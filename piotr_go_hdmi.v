==> flow/design.v <==
`timescale 1 ps / 1 ps
module piotr_go_hdmi (
    input wire clk27M,
    output wire reset, 
	input wire [1:0] 	BTN,	 
	output wire      tmds_clk_n,
	output wire      tmds_clk_p,
	output wire [2:0] tmds_d_n,
	output wire [2:0] tmds_d_p,
	input	wire	spi_miso,		 
	output	wire	spi_mosi,		 
	output	wire	spi_clk,		 
	output	wire	mmc_ncs,		 
	inout	wire			ps2_kb_clk,
	inout	wire			ps2_kb_dat
  );
	wire [7:0] VGA_R;
	wire [7:0] VGA_G;
	wire [7:0] VGA_B;
	wire VGA_H;
	wire VGA_V;
	wire VGA_CLK;
	wire bufpll_lock, clk25m,dviclk;
  Gowin_rPLL2 u_pll (.clkin(clk27M), .clkout(clk125m), .lock(pll_lock2));
  Gowin_CLKDIV u_div_5 ( .clkout(clk25m), .hclkin(clk125m), .resetn(pll_lock2));
	 svo_hdmi_out u_hdmi (
	.resetn(~breset), 
	.clk_pixel(clk25m),
	.clk_5x_pixel(clk125m),
	.locked(pll_lock2),
	.rout(VGA_R[7:2]),
	.gout(VGA_G[7:2]),
	.bout(VGA_B[7:2]),
	.hsync_n(VGA_H),
	.vsync_n(VGA_V),
	.hblnk_n(~de),
	.tmds_clk_n(tmds_clk_n),
	.tmds_clk_p(tmds_clk_p),
	.tmds_d_n(tmds_d_n),
	.tmds_d_p(tmds_d_p),
	.tmds_ts()
);
	wire [10:0] bgnd_hcount;
	wire [10:0] bgnd_vcount;
	wire H, V, de;
	video_gen vido_piotr (
		.clk(clk25m),
		.hcount(bgnd_hcount),
		.vcount(bgnd_vcount),
		.picture(de),
		.hsync(H),
		.vsync(V)
	);
reg [7:0] red_data, green_data, blue_data;
	always @(posedge clk25m) begin
		if(bgnd_hcount < 64 || bgnd_hcount >= 576 || bgnd_vcount < 8 || bgnd_vcount >= 472) begin
			red_data <= 128;
			green_data <= 128;
			blue_data <= 128;
		end
		else begin
			red_data <= 255 - ((bgnd_vcount+32)>>1);
			green_data <= ((bgnd_hcount-64)>>1);
			blue_data <= ((bgnd_vcount+32)>>1);
		end
	end
	assign VGA_R = de ? red_data[7:0] : 8'b0;
	assign VGA_G = de ? green_data[7:0] : 8'b0;
	assign VGA_B = de ? blue_data[7:0] : 8'b0;
	assign VGA_H = ~H;
	assign VGA_V = ~V;
	assign VGA_CLK = clk25m;
  wire pll_lock2;
  wire clk125m;
  wire clk25m;
  wire breset = ~BTN[1];	
endmodule
module video_gen(
	input  wire        clk,
	output wire [10:0] hcount,
	output wire [10:0] vcount,
	output wire        picture,
	output wire        hsync,
	output wire        vsync
	);
	parameter HPIXELS = 11'd640;
	parameter HSYNCS  = 11'd656;
	parameter HSYNCE  = 11'd720;
	parameter HMAX    = 11'd834 - 11'd1;
	parameter VPIXELS = 11'd480;
	parameter VSYNCS  = 11'd481;
	parameter VSYNCE  = 11'd484;
	parameter VMAX    = 11'd500 - 11'd1;
	reg [10:0] hcnt;
	reg [10:0] vcnt;
	assign picture = (hcnt < HPIXELS) && (vcnt < VPIXELS);
	assign hsync = (hcnt > HSYNCS) && (hcnt <= HSYNCE);
	assign vsync = (vcnt > VSYNCS) && (vcnt <= VSYNCE);
	assign hcount = hcnt;
	assign vcount = vcnt;
	always @ (posedge clk) begin
		if (hcnt<HMAX)
			hcnt <= hcnt + 11'd1;
		else begin
			hcnt <= 11'd0;
			if (vcnt<VMAX)
				vcnt <= vcnt + 11'd1;
			else
				vcnt <= 11'd0;
		end
	end
endmodule
---- From RTL to reports: video_gen ----
What the tools print for video_gen, step after step.
Line numbers count from 1 in the design file above.
Operators carry their Yosys type and port widths (W data, S select, Z words).
Library cell names are shortened.
Not given: n/a
design
  top module .............................. video_gen
  clock input ............................. clk
  standard-cell library ................... sky130hd
  corner .................................. tt_025C_1v80

---- Word level ----
Yosys after proc, flatten, opt, wreduce and memory -nomap, before mapping. Enables and synchronous resets that opt folds into registers are not counted as muxes. Memory bits, and registers merged into a memory's read port (data or address), are not among the register bits. Print and check cells are not counted. Equal cells are merged and count once.
word-level totals
  output and inout bits ................... 25
  cells after elaboration ................. 15
  bits of input ports ..................... 1
  flip-flop bits (word level) ............. 22
operators by class
  $lt $le $gt $ge ......................... 8
  reductions and logical operators ........ 3
  $add $sub $neg .......................... 2
operators by type and width
  kind                     count
  $add A11 B1 Y11 const B  2
  $lt A11 B10 Y1 const B   2
  $lt A11 B9 Y1 const B    2
  $gt A11 B10 Y1 const B   1
  $le A11 B10 Y1 const B   1
  $gt A11 B9 Y1 const B    1
  $le A11 B9 Y1 const B    1
  $logic_and A1 B1 Y1      3

---- Depth ----
Longest topological path by Yosys (ltp), each cell counted once; first at word level (registers and memories cut), then after technology mapping (sequential cells cut; the memories' decode and read muxes count).
logic depth
  depth after elaboration ................. 2
  ABC_AREA ................................ 0
  depth in mapped cells ................... 5
  depth with buffers taken out ............ 5

---- After synthesis ----
The flow's flattened synthesis, as Yosys stat reports it; memories are mapped. The netlist is that of the ABC_AREA named above (0 if unset); the other value can give another one.
Totals and module areas in this step are rounded.
cells by type
  cell      count  area in all (µm²)
  edfxtp_1  11     330.317
  dfxtp_1   11     220.211
  nor2_1    21     78.826
  xnor2_1   9      78.826
  ha_1      3      37.536
  nand3_1   7      35.034
  xor2_1    4      35.034
  and3_1    5      31.28
  a31oi_1   3      18.768
  nand2_1   5      18.768
  nor3_1    3      15.014
  buf_6     1      11.261
  inv_1     3      11.261
  o2111a_1  1      11.261
  or4_4     1      11.261
  and4b_1   1      10.01
  nor3_2    1      10.01
  nor4bb_1  1      10.01
Not listed: further types 13, cells in them 15.
synthesis totals
  mapped cells ............................ 106
  area of sequential cells ................ 550.5 µm²
  flip-flop cells ......................... 22
  cell area after synthesis ............... 1067 µm²

---- Timing after synthesis ----
Path of least setup slack by OpenSTA after synthesis, without wires, with an ideal clock, recovery checks aside; 20% of the period is set as input and as output delay. Where synthesis merged equal registers, the netlist keeps one of their names.
timing path after synthesis
  path kind ............................... reg2out
  start ................................... reg hcnt[2]
  end ..................................... out hsync
  data required time ...................... 1936 ps
  driving pins on the path ................ 5
  period .................................. 2420 ps
  arrival ................................. 1378 ps
  delay of the path ....................... 1378 ps
  time at the first pin ................... 0 ps
  slack ................................... 558 ps
  period reached after synthesis .......... 1862 ps
"delay of the path" is the arrival time less input delay plus setup time.
At an output port there is no setup time.
"driving pins on the path" counts driving pins, that of a launching flip-flop among them; a cell with two outputs on the path counts twice.
"period reached after synthesis" = period - worst setup slack (recovery checks aside). The figure is calculated, with input and output delays left at 20% of the set period.
Between the ends stands the longest chain of elaborated cells between them, by number of cells; it is not shown to be the way that was timed. Of several equally long chains one is given.
Each line given opens the expression or statement behind the cell; cells for indexed reads and writes are added by Yosys, which also makes memories of some case tables.
between the ends, after synthesis
  path through ............................ dfxtp_1 > or4_4 > o22ai_1 > xnor2_1 > and2_1
  cells in the longest elaborated chain ... 2
  elaborated cells on any way between the ends .. 3
  classes of those cells .................. 2 x compare; 1 x reduce/logical
ends and longest elaborated chain, after synthesis
  element              line  source
  start, declared      94    reg [10:0] hcnt;
  start, assigned      103   hcnt <= hcnt + 11'd1;
  start, assigned      105   hcnt <= 11'd0;
  $gt A11 B10 Y1       97    assign hsync = (hcnt > HSYNCS) && (hcnt <= HSYNCE);
  $logic_and A1 B1 Y1  97
  end, declared        83    output wire hsync,

---- Timing after layout ----
From the final timing report of stored run 1: the path of least setup slack in the routed layout; clock arrival at registers is part of the times.
The path's times are printed in steps of 10 ps; the period is the one set.
timing path after layout
  path kind ............................... reg2out
  start ................................... reg hcnt[2]
  end ..................................... out hsync
  arrival ................................. 1740 ps
  data required time ...................... 1820 ps
  period .................................. 2280 ps
  slack ................................... 80 ps
  driving pins on the path ................ 6
  time at the first pin ................... 300 ps
Between the ends stands the longest chain of elaborated cells between them, by number of cells; it is not shown to be the way that was timed. Of several equally long chains one is given.
between the ends, after layout
  path through ............................ dfxtp_1 > or4_4 > o22ai_4 > xnor2_1 > and2_1 > clkbuf_2
  cells in the longest elaborated chain ... 2
  elaborated cells on any way between the ends .. 3
  classes of those cells .................. 2 x compare; 1 x reduce/logical
ends and longest elaborated chain, after layout
  element              line  source
  start, declared      94    reg [10:0] hcnt;
  start, assigned      103   hcnt <= hcnt + 11'd1;
  start, assigned      105   hcnt <= 11'd0;
  $gt A11 B10 Y1       97    assign hsync = (hcnt > HSYNCS) && (hcnt <= HSYNCE);
  $logic_and A1 B1 Y1  97
  end, declared        83    output wire hsync,

--- measured runs ---
Stored flow runs of video_gen (2 of them; Yosys, OpenROAD, sky130hd). They differ in their settings and are not a sequence. Constraints: input delay and output delay 20% of the set period each, output load 0.01 pF.
"period achieved" means the clock period less the worst setup slack. The figure is calculated, with input and output delays left at 20% of the set period.
"worst setup path time" means the part of the period allowed to the worst setup path (the constraints hold back 20% at inputs and 20% at outputs) less its slack; where the path has registers, the arrival times of their clocks count too.
"total power after layout" is the tool's figure for a default switching activity; nothing was simulated.
"worst setup path time" is given in steps of 10 ps.
The measured numbers are rounded.

---- stored run 1 ----
settings
  period_ns = 2.28
  CORE_UTILIZATION = 61
  PLACE_DENSITY_LB_ADDON = 0.16
  CELL_PAD_IN_SITES_DETAIL_PLACEMENT = 0
  CTS_CLUSTER_DIAMETER = 62
  CAP_MARGIN = 25
  MIN_ROUTING_LAYER = met2
  MAX_ROUTING_LAYER = met4
  CORE_MARGIN = 2
  SLEW_MARGIN = 20
results
  worst setup path time ................... 1740 ps
  worst path kind ......................... reg2out
  die size ................................ 2100 µm²
  period achieved ......................... 2195 ps
  post-synthesis cell area ................ 1067 µm²
  post-route worst hold slack ............. 553 ps
  total power after layout ................ 762 µW
  setup TNS ............................... 0 ps
  standard-cell area after layout ......... 1479 µm²
  final utilization ....................... 0.876
  worst setup slack after layout .......... 85 ps

---- stored run 2 ----
settings
  period_ns = 1.62
  CORE_UTILIZATION = 37
  SETUP_SLACK_MARGIN = 0.28
  PLACE_DENSITY = 0.66
  HOLD_SLACK_MARGIN = 0.1
  CORE_MARGIN = 6
  CTS_CLUSTER_SIZE = 84
  CTS_CLUSTER_DIAMETER = 192
  CAP_MARGIN = 20
  SLEW_MARGIN = 20
results
  worst setup path time ................... 1700 ps
  worst path kind ......................... reg2out
  die size ................................ 4317 µm²
  period achieved ......................... 2021 ps
  post-synthesis cell area ................ 1067 µm²
  post-route worst hold slack ............. 541 ps
  total power after layout ................ 1158 µW
  setup TNS ............................... -1179 ps
  standard-cell area after layout ......... 1991 µm²
  final utilization ....................... 0.769
  worst setup slack after layout .......... -401 ps
--- end ---
